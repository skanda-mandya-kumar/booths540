==> flow/design.v <==
module booth_multiplier (
    A, B, reset, clock, start, P, ready
);
    input  signed [3:0] A;       
    input  signed [3:0] B;       
    input               reset;
    input               clock;
    input               start;
    output reg signed [7:0] P;   
    output reg              ready;
    reg signed [8:0] booth;
    reg [2:0] count;
    reg [1:0] state;
    parameter IDLE = 2'd0,
              RUN  = 2'd1,
              DONE = 2'd2;
    reg signed [8:0] temp;
    always @(posedge clock or negedge reset) begin
        if (!reset) begin
            booth <= 9'sd0;
            count <= 3'd0;
            P     <= 8'sd0;
            ready <= 1'b0;
            state <= IDLE;
        end else begin
            case (state)
                IDLE: begin
                    ready <= 1'b0;
                    if (start) begin
                        booth <= {4'sd0, B, 1'b0};  
                        count <= 3'd4;             
                        state <= RUN;
                    end
                end
                RUN: begin
                    temp = booth;
                    case (booth[1:0])
                        2'b01: temp[8:5] = booth[8:5] + A;
                        2'b10: temp[8:5] = booth[8:5] - A;
                        default: ;
                    endcase
                    booth <= temp >>> 1;  
                    count <= count - 1;
                    if (count == 3'd1)
                        state <= DONE;
                end
                DONE: begin
                    P     <= booth[8:1];  
                    ready <= 1'b1;
                    state <= IDLE;
                end
            endcase
        end
    end
endmodule
======== Reports on booth_multiplier ========
Tool output for the design above, in the order of the flow.
Line numbers count from 1 in the design file above.
Library cell names are shortened.
The mark -- stands for no value.
design
  top ..................................... booth_multiplier
  clock ................................... clock
  cell library ............................ sky130hd
  corner .................................. tt_025C_1v80

======== Word-level counts ========
Yosys after proc, flatten, opt, wreduce and memory -nomap, before mapping. Memory bits, and registers merged into a memory's read port (data or address), are not among the register bits. Print and check cells are not counted. Equal cells are merged and count once.
bit counts
  bits in registers ....................... 23
  elaborated cells ........................ 30
  output and inout bits ................... 9
operators by class
  add/subtract/negate cells ............... 3
  muxes and demuxes ....................... 9
  reduce/logical cells .................... 6
  equal/unequal tests ..................... 7
operators by type and width
  cell                                                                 count
  9-bit parallel mux with 2-bit select                                 1
  9-bit 2-to-1 mux                                                     1
  4-bit parallel mux with 2-bit select                                 1
  3-bit parallel mux with 2-bit select                                 1
  2-bit parallel mux with 3-bit select                                 1
  2-bit by 1-bit == test with 1-bit output (second input constant)     2
  2-bit == test (second input constant)                                2
  2-bit inequality test (second input constant)                        2
  2-bit nonzero test                                                   2
  4-bit adder                                                          1
  4-bit subtractor                                                     1
  2-bit 2-to-1 mux                                                     2
  3-bit by 1-bit subtractor with 3-bit output (second input constant)  1
  3-bit by 1-bit == test with 1-bit output (second input constant)     1
  3-bit AND reduction                                                  1
  3-bit nonzero test                                                   1
  3-bit 2-to-1 mux                                                     1
  2-bit logical NOT                                                    1
  2-bit AND reduction                                                  1
  1-bit parallel mux with 2-bit select                                 1

======== Depth ========
Depth = most cells in a row (Yosys ltp): at word level without a register or memory, in the mapped netlist without a sequential cell, where the memories' decode and read muxes count.
logic depth
  depth after elaboration ................. 3
  ABC_AREA ................................ 0
  depth in mapped cells ................... 9
  depth with buffers taken out ............ 9

======== Mapped cells and area ========
The flow's flattened synthesis, as Yosys stat reports it; memories are mapped. The netlist is that of the ABC_AREA named above (0 if unset); the other value can give another one.
The area totals of this step are shown rounded.
mapped netlist
  cells in the netlist .................... 108
  chip area (Yosys) ....................... 1170 sq um
  flip-flops .............................. 22
cells by type
  cell type  count
  dfrtp_1    21
  ha_1       7
  mux2_2     7
  o22ai_1    8
  o21ai_0    8
  inv_1      10
  dfstp_2    1
  nand2_1    7
  a21oi_1    5
  fa_1       1
  mux2i_1    2
  xnor2_1    2
  a2111oi_2  1
  a21o_1     2
  nor2b_1    2
  buf_6      1
  nand3b_2   1
  nor2_1     3
Other cell types: 18; their cells: 19.

======== Worst setup path after synthesis ========
OpenSTA on the mapped netlist: ideal clock, no wires. The path of least setup slack (recovery checks aside). Input and output delay are each 20% of the period. Register names are those of the netlist, which keeps one name where synthesis merged equal registers.
timing path after synthesis
  path kind ............................... input -> register
  from .................................... input port A[0]
  to ...................................... register booth[7]
  required time ........................... 4.694 ns
  stages .................................. 8
  slack ................................... 2.182 ns
  delay of the path ....................... 1.674 ns
  arrival ................................. 2.512 ns
  clock period ............................ 4.82 ns
  input delay ............................. 0.964 ns
  buffers on the path ..................... 0
  synthesis period reached ................ 2.638 ns
"delay of the path" is the arrival time less input delay plus setup time.
"stages": output pins that drive a net of the path, with the launching flip-flop's if there is one; two outputs of one cell count as two.
"synthesis period reached" = period - worst setup slack (recovery checks aside). The figure is calculated, with input and output delays left at 20% of the set period.
The rows between start and end are the longest chain of elaborated cells between them; the timing report does not say that the signal goes this way. Where chains are equally long, one stands for them.
A line is the first line of the expression or statement that the cell stems from. Yosys adds cells for indexed reads and writes and turns some case tables into memories.
A register here has more assigning lines than the two given.
between the ends, after synthesis
  cells stage by stage .................... inv_1 -> ha_1 -> mux2i_1 -> ha_1 -> nor2b_1 -> o21a_1 -> o21ba_2 -> a221o_1
  length of the longest elaborated chain .. 3
  elaborated cells on any way between the ends .. 4
  those cells by class .................... 2 x add/sub; 2 x mux
ends and longest elaborated chain, after synthesis
  element                               line  source
  start, declared                       4     input  signed [3:0] A;
  4-bit subtractor                      39    2'b10: temp[8:5] = booth[8:5] - A;
  4-bit parallel mux with 2-bit select  37    case (booth[1:0])
  9-bit parallel mux with 2-bit select  26    case (state)
  end, assigned                         30    booth <= {4'sd0, B, 1'b0};
  end, assigned                         42    booth <= temp >>> 1;
  end, declared                         11    reg signed [8:0] booth;

======== Timing after layout ========
Path of least setup slack in the final report of entry A (OpenROAD, finished layout, wires in). Where an end is a register, its clock arrival counts in the times.
timing path post-layout
  path kind ............................... register -> register
  from .................................... register booth[1]
  to ...................................... register booth[7]
  buffers on the path ..................... 1
  required time ........................... 1.82 ns
  stages .................................. 9
  slack ................................... -0.38 ns
  arrival ................................. 2.20 ns
  clock period ............................ 1.61 ns
The rows between start and end are the longest chain of elaborated cells between them; the timing report does not say that the signal goes this way. Where chains are equally long, one stands for them.
A register here has more assigning lines than the two given.
between the ends, post-layout
  cells stage by stage .................... dfrtp_2 -> ha_4 -> buf_4 -> nor2_4 -> xnor2_1 -> ha_1 -> o21a_1 -> o21ba_2 -> a221o_1
  length of the longest elaborated chain .. 3
  elaborated cells on any way between the ends .. 4
  those cells by class .................... 2 x eq/ne; 2 x mux
ends and longest elaborated chain, post-layout
  element                               line  source
  start, declared                       11    reg signed [8:0] booth;
  start, assigned                       30    booth <= {4'sd0, B, 1'b0};
  start, assigned                       42    booth <= temp >>> 1;
  2-bit == test                         37    case (booth[1:0])
  4-bit parallel mux with 2-bit select  37
  9-bit parallel mux with 2-bit select  26    case (state)
  end, assigned                         30
  end, assigned                         42
  end, declared                         11

Subject: booth_multiplier on sky130hd, stored results

Hello all,

Below are 2 stored runs of the flow (Yosys, OpenROAD; platform sky130hd) on booth_multiplier, each with its settings and what was measured, unordered. Constraints: input delay and output delay 20% of the set period each, output load 0.01 pF.
"achieved period" = clock period - worst setup slack. The figure is calculated, with input and output delays left at 20% of the set period.
Measured values are rounded.

======== entry A ========
==> flow/run.sh <==
#!/bin/bash
# the make line also repeats the synthesis and layout settings of config.mk as NAME=value (left out here)
make -C /OpenROAD-flow-scripts/flow DESIGN_CONFIG=/design/flow/config.mk WORK_HOME=/design/flow/orfs CLKGATE_MAP_FILE= finish
==> flow/config.mk <==
export PLATFORM = sky130hd
export DESIGN_NAME = booth_multiplier
export DESIGN_NICKNAME = booth_multiplier
export VERILOG_FILES = /design/flow/design.v
export SDC_FILE = /design/flow/constraint.sdc
export NUM_CORES = 4
export LEC_CHECK = 0
export CAP_MARGIN = 20
export CORE_MARGIN = 9
export CORE_UTILIZATION = 37
export CTS_CLUSTER_SIZE = 93
export GPL_TIMING_DRIVEN = 0
export HOLD_SLACK_MARGIN = -0.0
export MAX_ROUTING_LAYER = met5
export PLACE_DENSITY_LB_ADDON = 0.22
export SLEW_MARGIN = 20
==> flow/constraint.sdc <==
create_clock -name core_clock -period 1.61 [get_ports {clock}]
set_input_delay 0.3220 -clock core_clock [delete_from_list [all_inputs] [get_ports {clock}]]
set_output_delay 0.3220 -clock core_clock [all_outputs]
set_load 0.01 [all_outputs]

-------- measured, entry A --------
  smallest hold slack ..................... 0.495 ns
  full die area ........................... 5500 sq um
  achieved period ......................... 1.994 ns
  setup slack of the worst path ........... -0.384 ns
  standard-cell area after layout ......... 1510 sq um
  chip area after synthesis (Yosys) ....... 1170 sq um

======== entry B ========
==> flow/run.sh <==
#!/bin/bash
# the make line also repeats the synthesis and layout settings of config.mk as NAME=value (left out here)
make -C /OpenROAD-flow-scripts/flow DESIGN_CONFIG=/design/flow/config.mk WORK_HOME=/design/flow/orfs CLKGATE_MAP_FILE= finish
==> flow/config.mk <==
export PLATFORM = sky130hd
export DESIGN_NAME = booth_multiplier
export DESIGN_NICKNAME = booth_multiplier
export VERILOG_FILES = /design/flow/design.v
export SDC_FILE = /design/flow/constraint.sdc
export NUM_CORES = 4
export LEC_CHECK = 0
export CAP_MARGIN = 20
export CELL_PAD_IN_SITES_DETAIL_PLACEMENT = 1
export CORE_MARGIN = 2
export CORE_UTILIZATION = 56
export CTS_CLUSTER_DIAMETER = 314
export PLACE_DENSITY = 0.9
export SLEW_MARGIN = 20
export TNS_END_PERCENT = 60
==> flow/constraint.sdc <==
create_clock -name core_clock -period 1.99 [get_ports {clock}]
set_input_delay 0.3980 -clock core_clock [delete_from_list [all_inputs] [get_ports {clock}]]
set_output_delay 0.3980 -clock core_clock [all_outputs]
set_load 0.01 [all_outputs]

-------- entry B --------
  incomplete, placement halted on DPL-0033

Thanks
